==> flow/design.v <==
module infrared_v2( E,
					clk,
					rst,
					cdleft,
					cdright,
					cdsel,
					cdrst
				);
input 				E;
input 				clk;
input 				rst;
output reg		 	cdleft, cdright, cdsel, cdrst;
reg [2:0]			state, next_state;
parameter 			IDLE 		= 0,
					PASS_ZERO 	= 1,
					PASS_HIGH	= 2,
					COUNT_HIGH	= 3,
					STORE		= 4,
					SEND		= 5;
reg [31:0]			msg;
reg [5:0]			i;
integer				count;
parameter			MIN_E 		= 10,
					MID_E 		= 38,
					MAX_E 		= 70,
					SEND_LEFT	= 16'b1110101100010100,
					SEND_RIGHT	= 16'b1110011100011000,
					SEND_SEL		= 16'b1110100000010111,
					SEND_RST		= 16'b1110110100010010;
always @(*)
begin
	case(state)
		IDLE:
		begin
			if(E == 1)
				next_state = IDLE;
			else
				next_state = PASS_ZERO;
		end
		PASS_ZERO:
		begin
			if(i == 0 && E == 1)
				next_state = PASS_HIGH;
			else if(i > 0 && E == 1)
				next_state = COUNT_HIGH;
			else
				next_state = PASS_ZERO;
		end
		PASS_HIGH:
		begin
			if(E == 1)
				next_state = PASS_HIGH;
			else
				next_state = PASS_ZERO;
		end
		COUNT_HIGH:
		begin
			if(i > 32 || count > 500)
				next_state = SEND;
			else if(E == 1)
				next_state = COUNT_HIGH;
			else
				next_state = STORE;
		end
		STORE:
			next_state = IDLE;
		SEND:
			next_state = IDLE;
		default:
			next_state = IDLE;
	endcase
end
always @(posedge clk)
begin
	if(!rst)
	begin
		state = IDLE;
		count = 0;
		i = 0;
		msg[31:0] = 0;
	end
	else
	begin
		msg = msg;
		i = i;
		count = count;
		state = next_state;
		case(state)
			IDLE:
			begin
				count = 0;
			end
			PASS_ZERO:
			begin
				count = 0;
			end
			PASS_HIGH:
			begin
				i = 1;
			end
			COUNT_HIGH:
			begin
				count = count + 1;
			end
			STORE:
			begin
				if(count >= MIN_E && count < MID_E)
				begin
					msg[i-1] = 0;
					i = i + 1;
				end
				else if(count >= MID_E && count <= MAX_E)
				begin
					msg[i-1] = 1;
					i = i + 1;
				end
			end
			SEND:
			begin
				i = 0;
			end
		endcase
	end
end
always @(*)
begin
	case(state)
		SEND:
		begin
			if(msg[31:16] == SEND_LEFT)
			begin
				cdleft 	= 0;
				cdright	= 1;
				cdsel	= 1;
				cdrst	= 1;
			end
			else if(msg[31:16] == SEND_RIGHT)
			begin
				cdleft 	= 1;
				cdright	= 0;
				cdsel	= 1;
				cdrst	= 1;
			end
			else if(msg[31:16] == SEND_SEL)
			begin
				cdleft 	= 1;
				cdright	= 1;
				cdsel	= 0;
				cdrst	= 1;
			end
			else if(msg[31:16] == SEND_RST)
			begin
				cdleft 	= 1;
				cdright	= 1;
				cdsel	= 1;
				cdrst	= 0;
			end
			else
			begin
				cdleft 	= 1;
				cdright	= 1;
				cdsel	= 1;
				cdrst	= 1;
			end
		end
		default:
		begin
			cdleft 	= 1;
			cdright	= 1;
			cdsel	= 1;
			cdrst	= 1;
		end
	endcase
end
endmodule
# --- Tool chain data of infrared_v2 ---
# What the tools print for infrared_v2, step after step.
# Line numbers count from 1 in the design file above.
# Cell names lack the library's common part.
design:
  design: "infrared_v2"
  clock_port: "clk"
  library: "sky130hd"
  corner: "tt_025C_1v80"

# --- Elaborated design ---
# Yosys after proc, flatten, opt, wreduce and memory -nomap, before mapping. Memory bits, and registers merged into a memory's read port (data or address), are not among the register bits. Print and check cells are not counted. Equal cells are merged and count once.
bits:
  ff_bits: 73
  in_bits: 3
  out_inout_bits: 4
  wordCells: 76
op_classes:
  addsub: 4
  n_cmp: 7
  equal: 14
  shifts: 2
  muxes: 27
  logic: 4
  reduce_and_logical: 14
ops:
  columns: ["op", "count"]
  rows:
  - ["1-bit by 33-bit variable shift with 32-bit output with constant A", 2]
  - ["16-bit equality test with constant B", 4]
  - ["32-bit OR", 2]
  - ["32-bit case mux with 2-bit select", 1]
  - ["32-bit two-way mux", 2]
  - ["32-bit negator with 33-bit output", 1]
  - ["32-bit by 10-bit greater-than comparator with 1-bit output with constant B", 1]
  - ["32-bit by 2-bit adder with 32-bit output with constant B", 1]
  - ["32-bit AND", 1]
  - ["32-bit by 5-bit >= comparator with 1-bit output with constant B", 1]
  - ["32-bit by 7-bit >= comparator with 1-bit output with constant B", 1]
  - ["32-bit by 7-bit < comparator with 1-bit output with constant B", 1]
  - ["32-bit by 8-bit <= comparator with 1-bit output with constant B", 1]
  - ["32-bit NOT", 1]
  - ["6-bit case mux with 3-bit select", 1]
  - ["1-bit two-way mux", 15]
  - ["3-bit by 2-bit equality test with 1-bit output with constant B", 4]
  - ["3-bit case mux with 4-bit select", 1]
  - ["6-bit two-way mux", 2]
  - ["3-bit equality test with constant B", 3]
  - ["6-bit by 1-bit subtractor with 7-bit output with constant B", 1]
  - ["3-bit by 1-bit equality test with 1-bit output with constant B", 2]
  - ["3-bit logical NOT", 2]
  - ["6-bit by 1-bit adder with 6-bit output with constant B", 1]
  - ["6-bit by 1-bit greater-than comparator with 1-bit output with constant B", 1]
  - ["6-bit greater-than comparator with constant B", 1]
  - ["6-bit logical NOT", 1]
  - ["3-bit two-way mux", 2]
# Not listed: further kinds 8, cells in them 15.

# --- Longest topological paths ---
# Longest topological path by Yosys (ltp), each cell counted once; first at word level (registers and memories cut), then after technology mapping (sequential cells cut; the memories' decode and read muxes count).
logic_depth:
  depth_word: 8
  ABC_AREA: 0
  ltp_mapped: 16
  ltp_nobuf: 14

# --- Mapped cells and area ---
# Yosys stat after the flow's synthesis: flattened, memories mapped to cells. It holds for the ABC_AREA given above (unset counts as 0); a run with the other value may have another netlist.
mapped:
  cell_count: 488
  synth_area_um2: 3747.3
  seq_area_um2: 1201.2
  ff_cells: 60
  buf_cells: 27
types:
  columns: ["cell", "count", "type_area_um2"]
  rows:
  - ["dfxtp_1", 60, 1.2E+03]
  - ["nand2_1", 79, 296.534]
  - ["o21ai_0", 44, 220.211]
  - ["mux2i_1", 19, 190.182]
  - ["ha_1", 14, 175.168]
  - ["nand3_1", 23, 115.11]
  - ["xnor2_1", 12, 105.101]
  - ["nor2_1", 27, 101.347]
  - ["a21oi_1", 20, 100.096]
  - ["o31ai_1", 12, 90.086]
  - ["nand4b_1", 10, 87.584]
  - ["clkbuf_1", 22, 82.579]
  - ["nor3_1", 16, 80.077]
  - ["and3_1", 11, 68.816]
  - ["nor4_1", 11, 68.816]
  - ["nand4_1", 10, 62.56]
  - ["inv_1", 15, 56.304]
  - ["nor2b_1", 9, 56.304]
# Other cell types: 33; their cells: 74.

# --- Worst setup path after synthesis ---
# Source: OpenSTA report_checks on the synthesized netlist (no wires, ideal clock, input and output delay 20% of the period each), path of least setup slack; recovery checks are left aside. Register names are those of the netlist, which keeps one name where synthesis merged equal registers.
synth_path:
  kind: "reg2reg"
  startpoint: "reg i[0]"
  endpoint: "reg (name not given)"
  period_ns: 5.15
  setup_ns: 0.073
  t_first_pin_ns: 0.000
  arrival_time_ns: 4.309
  required_time_ns: 5.077
  setup_slack_ns: 0.768
  path_delay_ns: 4.382
  driving_pins: 16
  n_path_buf: 2
  period_less_setup_slack_ns: 4.382
# "path_delay_ns" = arrival - input delay + setup time.
# "driving_pins" counts driving pins, that of a launching flip-flop among them; a cell with two outputs on the path counts twice.
# "period_less_setup_slack_ns" = period - worst setup slack (recovery checks aside). The figure is calculated, with input and output delays left at 20% of the set period.
# A register here has more assigning lines than the two given.
synth_via:
  path_cell_list: "dfxtp_1 -> clkbuf_1 -> inv_1 -> ha_1 -> clkbuf_1 -> or3_1 -> a21oi_1 -> nand3_1 -> ha_1 -> nand4b_1 -> or4b_4 -> a2111oi_4 -> nand4_2 -> or4_4 -> nor4_2 -> mux2i_1"
synth_lines:
  columns: ["item", "line_no", "text"]
  rows:
  - ["start: declaration", 21, "reg [5:0] i;"]
  - ["start: assignment", 85, "i = i;"]
  - ["start: assignment", 110, "i = i + 1;"]
# Chain of elaborated cells between the ends: none given.

# --- Timing after layout ---
# From the final timing report of record 1: the path of least setup slack in the routed layout; clock arrival at registers is part of the times.
layout_path:
  kind: "reg2reg"
  startpoint: "reg i[0]"
  endpoint: "reg (name not given)"
  period_ns: 3.68
  setup_ns: 0.17
  t_first_pin_ns: 0.35
  arrival_time_ns: 4.35
  required_time_ns: 3.85
  setup_slack_ns: -0.50
  driving_pins: 14
  n_path_buf: 0
# A register here has more assigning lines than the two given.
layout_via:
  path_cell_list: "dfxtp_4 -> nor2_4 -> xnor2_2 -> or3_4 -> a21oi_4 -> nand4b_1 -> ha_1 -> nand4b_1 -> or4b_4 -> a2111oi_4 -> nand4_2 -> or4_4 -> nand2b_4 -> mux2i_2"
layout_lines:
  columns: ["item", "line_no", "text"]
  rows:
  - ["start: declaration", 21, "reg [5:0] i;"]
  - ["start: assignment", 85, "i = i;"]
  - ["start: assignment", 110, "i = i + 1;"]
# Chain of elaborated cells between the ends: none given.

Stored flow runs of infrared_v2 (2 of them; Yosys, OpenROAD, sky130hd). They differ in their settings and are not a sequence. Constraints: input delay and output delay 20% of the set period each, output load 0.01 pF.
"clock_period_reached_ns": clock period set for the run, less the worst setup slack. It is reckoned from that one timing run; input and output delays stay at 20% of the period that was set.
By "worst_path_time_ns" is meant the share of the clock period that the worst setup path is allowed (20% is reserved at inputs, 20% at outputs), minus its slack. Clock arrival times at its registers enter into it.
"total_power_uw" rests on the timing tool's default activity at the inputs, not on a simulated workload.

--- record 1 ---
==> flow/run.sh <==
#!/bin/bash
# the make line also repeats the synthesis and layout settings of config.mk as NAME=value (left out here)
make -C /OpenROAD-flow-scripts/flow DESIGN_CONFIG=/design/flow/config.mk WORK_HOME=/design/flow/orfs CLKGATE_MAP_FILE= finish
==> flow/config.mk <==
export PLATFORM = sky130hd
export DESIGN_NAME = infrared_v2
export DESIGN_NICKNAME = infrared_v2
export VERILOG_FILES = /design/flow/design.v
export SDC_FILE = /design/flow/constraint.sdc
export NUM_CORES = 4
export LEC_CHECK = 0
export CAP_MARGIN = 5
export CELL_PAD_IN_SITES_DETAIL_PLACEMENT = 2
export CORE_MARGIN = 2
export CORE_UTILIZATION = 23
export CTS_CLUSTER_DIAMETER = 74
export CTS_CLUSTER_SIZE = 15
export GPL_TIMING_DRIVEN = 1
export HOLD_SLACK_MARGIN = 0.04
export PLACE_DENSITY = 0.86
export SETUP_SLACK_MARGIN = 0.05
export SLEW_MARGIN = 20
==> flow/constraint.sdc <==
create_clock -name core_clock -period 3.68 [get_ports {clk}]
set_input_delay 0.7360 -clock core_clock [delete_from_list [all_inputs] [get_ports {clk}]]
set_output_delay 0.7360 -clock core_clock [all_outputs]
set_load 0.01 [all_outputs]

==> results, as YAML <==
results:
  worst_setup_slack_ns: -0.501
  setupTns_ns: -6.422
  holdWs_ns: 0.463
  final_stdcell_area_um2: 4823.4
  total_power_uw: 1728
  yosys.chip_area_um2: 3747.3
  clock_period_reached_ns: 4.181
  final_die_area_um2: 17330.4
  final_util_frac: 0.304
  worst_path_time_ns: 4.18
  worst_setup_path_type: "reg2reg"

--- record 2 ---
==> flow/run.sh <==
#!/bin/bash
# the make line also repeats the synthesis and layout settings of config.mk as NAME=value (left out here)
make -C /OpenROAD-flow-scripts/flow DESIGN_CONFIG=/design/flow/config.mk WORK_HOME=/design/flow/orfs CLKGATE_MAP_FILE= finish
==> flow/config.mk <==
export PLATFORM = sky130hd
export DESIGN_NAME = infrared_v2
export DESIGN_NICKNAME = infrared_v2
export VERILOG_FILES = /design/flow/design.v
export SDC_FILE = /design/flow/constraint.sdc
export NUM_CORES = 4
export LEC_CHECK = 0
export CAP_MARGIN = 30
export CORE_MARGIN = 2
export CORE_UTILIZATION = 46
export CTS_CLUSTER_SIZE = 47
export GPL_ROUTABILITY_DRIVEN = 0
export GPL_TIMING_DRIVEN = 0
export MAX_ROUTING_LAYER = met5
export PLACE_DENSITY_LB_ADDON = 0.27
export SETUP_SLACK_MARGIN = -0.23
export SLEW_MARGIN = 20
export TNS_END_PERCENT = 45
==> flow/constraint.sdc <==
create_clock -name core_clock -period 5.65 [get_ports {clk}]
set_input_delay 1.1300 -clock core_clock [delete_from_list [all_inputs] [get_ports {clk}]]
set_output_delay 1.1300 -clock core_clock [all_outputs]
set_load 0.01 [all_outputs]

==> results, as YAML <==
results:
  clock_period_reached_ns: 5.115
  setupTns_ns: 0.000
  worst_setup_slack_ns: 0.535
  yosys.chip_area_um2: 3747.3
  worst_path_time_ns: 5.12
  worst_setup_path_type: "reg2reg"
  final_die_area_um2: 8884.0
  final_util_frac: 0.527
  final_stdcell_area_um2: 4116.4
  total_power_uw: 885
  holdWs_ns: 0.426
